==> flow/design.v <==
module TOP(clk, reset, in_data, d1_out, d2_out, d3_out, d4_out, ld1_out, ld2_out, ld3_out, ld4_out, ld5_out,  L_out, H_out);
	input clk;
	input reset;
	input [7:0] in_data;
	output[7:0] d1_out, d2_out, d3_out, d4_out;
	output [7:0] ld1_out, ld2_out, ld3_out, ld4_out, ld5_out;
	output [7:0] L_out;
	output [7:0] H_out;
	parameter ODD = 1'd0;
	parameter EVEN = 1'd1;
	reg[7:0] d_out[3:0];
	reg[7:0] ld_out[4:0];
	wire[7:0] sub1;
	wire[7:0] sub2;
	assign sub1 = in_data - d_out[0];
	assign sub2 = d_out[2] - d_out[0];
	assign H_out = d_out[3];
	assign L_out = ld_out[4];
	assign d1_out = d_out[0];
	assign d2_out = d_out[1];
	assign d3_out = d_out[2];
	assign d4_out = d_out[3];
	assign ld1_out = ld_out[0];
	assign ld2_out = ld_out[1];
	assign ld3_out = ld_out[2];
	assign ld4_out = ld_out[3];
	assign ld5_out = ld_out[4];
	reg state, nstate;
	always@(posedge clk, posedge reset)begin
		if(reset)begin
			state <= ODD;
		end
		else begin
			state <= nstate;
		end
	end
	always@(*)begin
		case(state)
			ODD  : nstate = EVEN;
			EVEN : nstate = ODD;
			default: nstate = ODD;
		endcase
	end
	always@(posedge clk, posedge reset)begin
		if(reset)begin
			d_out[0] <= 8'd0;
			d_out[1] <= 8'd0;
		end
		else begin
			case(state)
				ODD : d_out[0] <= in_data >> 1;
				EVEN: d_out[1] <= sub1;
			endcase
		end
	end
	always@(posedge clk, posedge reset)begin
		if(reset)begin
			d_out[2] <= 8'd0;
			d_out[3] <= 8'd0;
		end
		else begin
			d_out[2] <= d_out[1];
			d_out[3] <= sub2;
		end
	end
	integer x;
	always@(posedge clk, posedge reset)begin
		if(reset)begin
			for (x = 0; x < 5; x = x + 1) begin
				ld_out[x] <= 8'd0;
			end
		end
		else begin
			ld_out[0] <= in_data;
			ld_out[1] <= ld_out[0];
			ld_out[2] <= (d_out[3] >> 2) + ld_out[1];
			ld_out[3] <= ld_out[2];
			ld_out[4] <= (d_out[3] >> 2) + ld_out[3];
		end
	end
endmodule
From RTL to reports: TOP
Tool output for the design above, in the order of the flow.
Line numbers count from 1 in the design file above.
Operators: Yosys type, input widths -> output width; for muxes data width and select width s.
A cell with n/a has no value.
Design
  top: TOP
  clock input: clk
  standard-cell library: sky130hd
  timing corner: tt_025C_1v80

Elaborated design
Yosys after proc, flatten, opt, wreduce and memory -nomap, before mapping. Enables and synchronous resets that opt folds into registers are not counted as muxes. Print and check cells are not counted. Equal cells are merged and count once.
Bit counts
  output and inout port bits: 88
  memories kept: 0
  bits in latches: 0
  input bits: 10
  memory bits (read-only): 0
  register bits after elaboration: 72
  RAM bits: 0
  clocked read ports x word width: 0
Operators by class
  $add $sub $neg: 4
  reductions and logical operators: 0
  div/mod/pow operators: 0
  shift operators: 0
  multiplexer cells: 1
  $lt $le $gt $ge: 0
  bitwise gates (word level): 1
  equal/unequal tests: 0
  multipliers: 0
Operators by type and width (count)
  $add 6x8->8: 2
  $sub 8x7->8: 2
  $pmux 1 s2: 1
  $not 1->1: 1

Depth
Depth = most cells in a row (Yosys ltp): at word level without a register or memory, in the mapped netlist without a sequential cell, where the memories' decode and read muxes count.
Logic depth
  depth after elaboration: 2
  ABC_AREA: 0
  gate-level depth with buffers: 9

Netlist
The flow's flattened synthesis, as Yosys stat reports it; memories are mapped. The netlist is that of the ABC_AREA named above (0 if unset); the other value can give another one.
The area totals of this step are shown rounded.
Mapped netlist
  flip-flop cells: 72
  standard cells after synthesis: 274
  synthesis area: 3300 µm²
  sequential area: 1800 µm²
Cells by type (count)
  sky130_fd_sc_hd__dfrtp_1: 72
  sky130_fd_sc_hd__ha_1: 26
  sky130_fd_sc_hd__buf_4: 17
  sky130_fd_sc_hd__xnor2_1: 13
  sky130_fd_sc_hd__mux2_2: 9
  sky130_fd_sc_hd__inv_1: 26
  sky130_fd_sc_hd__fa_1: 4
  sky130_fd_sc_hd__nor2_1: 16
  sky130_fd_sc_hd__o21ai_0: 10
  sky130_fd_sc_hd__a21oi_1: 8
  sky130_fd_sc_hd__nand2_1: 10
  sky130_fd_sc_hd__nor2b_1: 6
  sky130_fd_sc_hd__nor3_1: 7
  sky130_fd_sc_hd__a21o_1: 4
  sky130_fd_sc_hd__o21a_1: 3
  sky130_fd_sc_hd__a211o_1: 2
  sky130_fd_sc_hd__nand4b_1: 2
  sky130_fd_sc_hd__xor2_1: 2
Not listed: further types 30, cells in them 37.

Path before layout
OpenSTA on the mapped netlist: ideal clock, no wires. The path of least setup slack (recovery checks aside). Input and output delay are each 20% of the period. Register names are those of the netlist, which keeps one name where synthesis merged equal registers.
Path after synthesis
  path kind: input -> register
  start: in in_data[0]
  end: reg d_out[1][6]
  external input delay: 0.518 ns
  period: 2.59 ns
  time at the first pin: 0.518 ns
  stages on the path: 9
  path slack: 0.506 ns
  buffers on the path: 0
  data arrival time: 1.959 ns
  data required time: 2.465 ns
  path delay: 1.566 ns
  synthesis period reached: 2.084 ns
"path delay" is the arrival time less input delay plus setup time.
"stages on the path": output pins that drive a net of the path, with the launching flip-flop's if there is one; two outputs of one cell count as two.
"synthesis period reached" is the clock period less the worst setup slack; recovery checks do not enter. This is arithmetic on one report: input and output delays are still those of the set period (20% each).
The rows between start and end are the longest chain of elaborated cells between them; the timing report does not say that the signal goes this way. Where chains are equally long, one stands for them.
Each line given opens the expression or statement behind the cell; cells for indexed reads and writes are added by Yosys, which also makes memories of some case tables.
On the way, after synthesis
  path through: sky130_fd_sc_hd__inv_1 -> sky130_fd_sc_hd__ha_1 -> sky130_fd_sc_hd__inv_1 -> sky130_fd_sc_hd__fa_1 -> sky130_fd_sc_hd__a21o_1 -> sky130_fd_sc_hd__a31o_1 -> sky130_fd_sc_hd__a21oi_2 -> sky130_fd_sc_hd__xnor2_1 -> sky130_fd_sc_hd__mux2_4
  cells in the longest elaborated chain: 1
  elaborated cells between the ends (all ways): 1
  RTL lines with such cells: 1
Ends and longest elaborated chain, after synthesis
  start: declaration: line 4  | input [7:0] in_data;
  $sub 8x7->8: line 15  | assign sub1 = in_data - d_out[0];
  end: assignment: line 47  | d_out[1] <= 8'd0;
  end: assignment: line 52  | EVEN: d_out[1] <= sub1;
  end: declaration: line 11  | reg[7:0] d_out[3:0];

Path in the finished layout
From the final timing report of entry A: the path of least setup slack in the routed layout; clock arrival at registers is part of the times.
Path post-layout
  path kind: register -> register
  start: reg d_out[0][0]
  end: reg d_out[1][6]
  stages on the path: 9
  time at the first pin: 0.33 ns
  buffers on the path: 0
  period: 2.24 ns
  path slack: 0.31 ns
  data required time: 2.45 ns
  data arrival time: 2.14 ns
The rows between start and end are the longest chain of elaborated cells between them; the timing report does not say that the signal goes this way. Where chains are equally long, one stands for them.
On the way, post-layout
  path through: sky130_fd_sc_hd__dfrtp_2 -> sky130_fd_sc_hd__ha_2 -> sky130_fd_sc_hd__inv_2 -> sky130_fd_sc_hd__fa_2 -> sky130_fd_sc_hd__a21o_1 -> sky130_fd_sc_hd__a31o_1 -> sky130_fd_sc_hd__a21oi_2 -> sky130_fd_sc_hd__xnor2_1 -> sky130_fd_sc_hd__mux2_4
  cells in the longest elaborated chain: 1
  elaborated cells between the ends (all ways): 1
  RTL lines with such cells: 1
Ends and longest elaborated chain, post-layout
  start: assignment: line 46  | d_out[0] <= 8'd0;
  start: assignment: line 51  | ODD : d_out[0] <= in_data >> 1;
  $sub 8x7->8: line 15  | assign sub1 = in_data - d_out[0];
  end: assignment: line 47  | d_out[1] <= 8'd0;
  end: assignment: line 52  | EVEN: d_out[1] <= sub1;
  end: declaration: line 11  | reg[7:0] d_out[3:0];

Ticket comment

Top module TOP; platform sky130hd; tools Yosys and OpenROAD; 2 stored runs in no particular order. Input and output delays are each 20% of the period that was set; the output load is 0.01 pF.
"period reached" is the run's clock period less its worst setup slack. It is reckoned from that one timing run; input and output delays stay at 20% of the period that was set.
"worst setup path time" means the part of the period allowed to the worst setup path (the constraints hold back 20% at inputs and 20% at outputs) less its slack; where the path has registers, the arrival times of their clocks count too.
"total power of the final layout" is the tool's figure for a default switching activity; nothing was simulated.
The results are shown rounded.

==> entry A: settings <==
{ "period_ns": 2.24, "CORE_UTILIZATION": 32, "SETUP_SLACK_MARGIN": 0.41, "PLACE_DENSITY": 0.65, "CORE_ASPECT_RATIO": 0.82, "CELL_PAD_IN_SITES_DETAIL_PLACEMENT": 0, "GPL_ROUTABILITY_DRIVEN": 0, "CTS_CLUSTER_SIZE": 29, "CTS_CLUSTER_DIAMETER": 246, "SLEW_MARGIN": 30, "MIN_ROUTING_LAYER": "met1", "CAP_MARGIN": 20, "CORE_MARGIN": 2 }
==> entry A: results <==
total power of the final layout: 6200 µW
worst setup path time: 1.93 ns
worst setup path type: register -> register
post-synthesis cell area: 3300 µm²
full die area: 11000 µm²
worst hold slack in the final report: 0.34 ns
standard-cell area of the final layout: 4900 µm²
utilization after routing: 0.5
total negative slack on setup checks: 0.000 ns
setup slack of the worst path: 0.31 ns
period reached: 1.934 ns

==> entry B: settings <==
{ "period_ns": 3.25, "CORE_UTILIZATION": 21, "SETUP_SLACK_MARGIN": 0.85, "PLACE_DENSITY_LB_ADDON": 0.06, "CORE_ASPECT_RATIO": 0.58, "CELL_PAD_IN_SITES_GLOBAL_PLACEMENT": 1, "CELL_PAD_IN_SITES_DETAIL_PLACEMENT": 2, "ABC_AREA": 0, "SLEW_MARGIN": 30, "CAP_MARGIN": 20, "CORE_MARGIN": 2 }
==> entry B: results <==
total power of the final layout: 4400 µW
worst setup path time: 1.59 ns
worst setup path type: input -> register
post-synthesis cell area: 3300 µm²
full die area: 17000 µm²
worst hold slack in the final report: 0.37 ns
standard-cell area of the final layout: 4800 µm²
utilization after routing: 0.31
total negative slack on setup checks: 0.000 ns
setup slack of the worst path: 1.0 ns
period reached: 2.235 ns
